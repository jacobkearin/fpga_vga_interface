==> flow/design.v <==
`timescale 1ns / 1ps
module sync_signals (clk, vsync, hsync, data_enable);
input clk;
output data_enable;
output vsync;
output hsync;
parameter VFP = 8000;    
parameter VBP = 23200;   
parameter VPW = 1600;    
parameter VDT = 384000;  
parameter VS = VFP + VBP + VPW + VDT;
parameter HFP = 16;      
parameter HBP = 48;      
parameter HPW = 96;      
parameter HDT = 640;     
parameter HS = HFP + HBP + HPW + HDT;
reg [19:0] vcounter = 0;
reg vfp = 0;
reg vbp = 0;
reg vpw = 0;
reg vdt = 1;
reg [12:0] hcounter = 0;
reg hfp = 0;
reg hbp = 0;
reg hpw = 0;
reg hdt = 1;
assign data_enable = !(vdt && hdt);
assign vsync = !vpw;
assign hsync = !hpw;
always @(posedge clk) begin
    vcounter <= vcounter +1;
    if (vcounter == (VDT - 1)) begin
        vdt <= 0;
        vfp <= 1;
    end if (vcounter == (VDT + VFP - 1)) begin
        vfp <= 0;
        vpw <= 1;
    end if (vcounter == (VDT + VFP + VPW - 1)) begin
        vpw <= 0;
        vbp <= 1;
    end if (vcounter == (VS - 1)) begin
        vcounter <= 0;
        vbp <= 0;
        vdt <= 1;
    end
    hcounter <= hcounter +1;
    if (hcounter == (HDT - 1)) begin
        hdt <= 0;
        hfp <= 1;
    end if (hcounter == (HDT + HFP - 1)) begin
        hfp <= 0;
        hpw <= 1;
    end if (hcounter == (HDT + HFP + HPW - 1)) begin
        hpw <= 0;
        hbp <= 1;
    end if (hcounter == (HS - 1)) begin
        hcounter <= 0;
        hbp <= 0;
        hdt <= 1;
    end
end
endmodule
module sync_output_tb;
reg clk = 1;
wire vsync, hsync, data_enable;
always begin
    clk = !clk;
    #20;
end
sync_signals dut(clk, vsync, hsync, data_enable);
endmodule
# From RTL to reports: sync_signals
# Tool output for the design above, in the order of the flow.
# Line numbers count from 1 in the design file above.
# Operators: Yosys type, input widths -> output width; for muxes data width and select width s.
# Cell names lack the library's common part.
# Not given: -
# inputs
top	sync_signals
clock	clk
library	sky130hd
pvt_corner	tt_025C_1v80

# Word-level counts
# Counts by Yosys on the flattened word-level netlist (proc, flatten, opt, wreduce; memories kept). Register bits leave out memories and registers merged into their read ports (data or address); mux counts leave out enables and synchronous resets folded into registers. Print and check cells are left out. Cells with the same type and inputs are merged into one.
# word_totals
register_bits	37
input_bits	1
output_inout_bits	3
word_cells	20
# op_classes
add_sub_neg	2
eq_ne	8
reduce_logical	4
# ops
op	count
$eq 20x19->1 const B	4
$eq 13x10->1 const B	4
$add 20x1->20 const B	1
$add 13x1->13 const B	1
$logic_not 1->1	3
$logic_and 1x1->1	1

# Depth
# Depth = most cells in a row (Yosys ltp): at word level without a register or memory, in the mapped netlist without a sequential cell, where the memories' decode and read muxes count.
# depth
word_depth	2
ABC_AREA	0
ltp_mapped	5
ltp_nobuf	5

# After synthesis
# Yosys stat after the flow's synthesis: flattened, memories mapped to cells. It holds for the ABC_AREA given above (unset counts as 0); a run with the other value may have another netlist.
# types
type	count	area_total_um2
dfxtp_1	37	740.71
xor2_1	13	113.859
xnor2_1	12	105.101
nor2_1	21	78.826
nand3_1	13	65.062
and3_1	7	43.792
nor2b_1	6	37.536
nand2_1	9	33.782
nand4_1	5	31.28
nor3_1	6	30.029
nand4b_1	3	26.275
ha_1	2	25.024
nor4b_4	1	23.773
nand4_4	1	21.27
a21oi_1	4	20.019
mux2i_1	2	20.019
nor3_2	2	20.019
o21ai_0	4	20.019
# Other cell types: 17; their cells: 22.
# synth_totals
cells	170
synth_area_um2	1609.0
sequential_area_um2	740.7
flip_flops	37
n_buf	0

# Path before layout
# Source: OpenSTA report_checks on the synthesized netlist (no wires, ideal clock, input and output delay 20% of the period each), path of least setup slack; recovery checks are left aside. Register names are those of the netlist, which keeps one name where synthesis merged equal registers.
# synth_path
path_kind	reg2reg
startpoint	register vcounter[0]
endpoint	register vcounter[18]
tclk_ps	2190
setup_ps	70
t_first_pin_ps	0
t_arrival_ps	1513
required_ps	2120
path_slack_ps	608
delay_ps	1583
path_stages	6
n_path_buf	0
synth_period_reached_ps	1582
# "delay_ps" = arrival - input delay + setup time.
# "path_stages": output pins that drive a net of the path, with the launching flip-flop's if there is one; two outputs of one cell count as two.
# "synth_period_reached_ps" is the clock period less the worst setup slack; recovery checks do not enter. This is arithmetic on one report: input and output delays are still those of the set period (20% each).
# The rows between start and end are the longest chain of elaborated cells between them; the timing report does not say that the signal goes this way. Where chains are equally long, one stands for them.
# Each line given opens the expression or statement behind the cell; cells for indexed reads and writes are added by Yosys, which also makes memories of some case tables.
# synth_between
path_cell_list	dfxtp_1 ha_1 nand3_1 or2_4 or4_1 a21oi_1
elab_chain_len	1
cone_cells	2
lines_between	2
classes_between	1 x add/sub; 1 x eq/ne
# synth_lines
item	line	rtl
start, declared	17	reg [19:0] vcounter = 0;
start, assigned	31	vcounter <= vcounter +1;
start, assigned	42	vcounter <= 0;
$add 20x1->20	31
end, assigned	31
end, assigned	42
end, declared	17

# Worst path after layout
# From the final timing report of job 1: the path of least setup slack in the routed layout; clock arrival at registers is part of the times.
# The path's times are printed in steps of 10 ps; the period is the one set.
# layout_path
path_kind	reg2reg
startpoint	register hcounter[5]
endpoint	register hcounter[5]
tclk_ps	1650
setup_ps	100
t_first_pin_ps	340
t_arrival_ps	1930
required_ps	1880
path_slack_ps	-40
path_stages	5
n_path_buf	1
# The rows between start and end are the longest chain of elaborated cells between them; the timing report does not say that the signal goes this way. Where chains are equally long, one stands for them.
# layout_between
path_cell_list	dfxtp_2 or4b_4 nor4b_4 buf_4 a21oi_2
elab_chain_len	1
cone_cells	2
lines_between	2
classes_between	1 x add/sub; 1 x eq/ne
# layout_lines
item	line	rtl
start, declared	22	reg [12:0] hcounter = 0;
start, assigned	46	hcounter <= hcounter +1;
start, assigned	57	hcounter <= 0;
$add 13x1->13	46
end, assigned	46
end, assigned	57
end, declared	22

==> results <==
Settings and measured results of 2 stored flow runs for module sync_signals (sky130hd), not sorted in any way. The constraints put input and output delay at 20% of the set period each and load the outputs with 0.01 pF.
By "timing.achieved_period_ps" is meant the clock period of the run minus its worst setup slack. This is arithmetic on one report: input and output delays are still those of the set period (20% each).
By "worst_setup_path_time_ps" is meant the share of the clock period that the worst setup path is allowed (20% is reserved at inputs, 20% at outputs), minus its slack. Clock arrival times at its registers enter into it.
"final_power_mw" is the tool's figure for a default switching activity; nothing was simulated.
"worst_setup_path_time_ps" is known to 10 ps.

Job 1, flow files:
==> flow/run.sh <==
#!/bin/bash
# the make line also repeats the synthesis and layout settings of config.mk as NAME=value (left out here)
make -C /OpenROAD-flow-scripts/flow DESIGN_CONFIG=/design/flow/config.mk WORK_HOME=/design/flow/orfs CLKGATE_MAP_FILE= finish
==> flow/config.mk <==
export PLATFORM = sky130hd
export DESIGN_NAME = sync_signals
export DESIGN_NICKNAME = sync_signals
export VERILOG_FILES = /design/flow/design.v
export SDC_FILE = /design/flow/constraint.sdc
export NUM_CORES = 4
export LEC_CHECK = 0
export CAP_MARGIN = 20
export CORE_MARGIN = 2
export CORE_UTILIZATION = 71
export SLEW_MARGIN = 20
==> flow/constraint.sdc <==
create_clock -name core_clock -period 1.65 [get_ports {clk}]
set_input_delay 0.3300 -clock core_clock [delete_from_list [all_inputs] [get_ports {clk}]]
set_output_delay 0.3300 -clock core_clock [all_outputs]
set_load 0.01 [all_outputs]

==> results of job 1, as CSV <==
result,value
post_route_stdcell_area_um2,1948.1
worst_setup_path_time_ps,1690
critical_path_type,"reg2reg"
final_power_mw,1.660
timing.achieved_period_ps,1694
design_die_area_um2,2663.1
final_setup_ws_ps,-44
fin_util_frac,0.898
ws_hold_ps,473
final_setup_tns_ps,-177
post_synth_area_um2,1609.0

Job 2, flow files:
==> flow/run.sh <==
#!/bin/bash
# the make line also repeats the synthesis and layout settings of config.mk as NAME=value (left out here)
make -C /OpenROAD-flow-scripts/flow DESIGN_CONFIG=/design/flow/config.mk WORK_HOME=/design/flow/orfs CLKGATE_MAP_FILE= finish
==> flow/config.mk <==
export PLATFORM = sky130hd
export DESIGN_NAME = sync_signals
export DESIGN_NICKNAME = sync_signals
export VERILOG_FILES = /design/flow/design.v
export SDC_FILE = /design/flow/constraint.sdc
export NUM_CORES = 4
export LEC_CHECK = 0
export CAP_MARGIN = 20
export CELL_PAD_IN_SITES_GLOBAL_PLACEMENT = 1
export CORE_ASPECT_RATIO = 0.7
export CORE_MARGIN = 8
export CORE_UTILIZATION = 64
export PLACE_DENSITY_LB_ADDON = 0.28
export SLEW_MARGIN = 10
export TNS_END_PERCENT = 55
==> flow/constraint.sdc <==
create_clock -name core_clock -period 1.67 [get_ports {clk}]
set_input_delay 0.3340 -clock core_clock [delete_from_list [all_inputs] [get_ports {clk}]]
set_output_delay 0.3340 -clock core_clock [all_outputs]
set_load 0.01 [all_outputs]

==> results of job 2, as CSV <==
result,value
timing.achieved_period_ps,1599
design_die_area_um2,4400.1
final_setup_tns_ps,0
final_power_mw,1.320
ws_hold_ps,432
fin_util_frac,0.755
worst_setup_path_time_ps,1270
critical_path_type,"reg2out"
final_setup_ws_ps,71
post_route_stdcell_area_um2,1828.0
post_synth_area_um2,1609.0
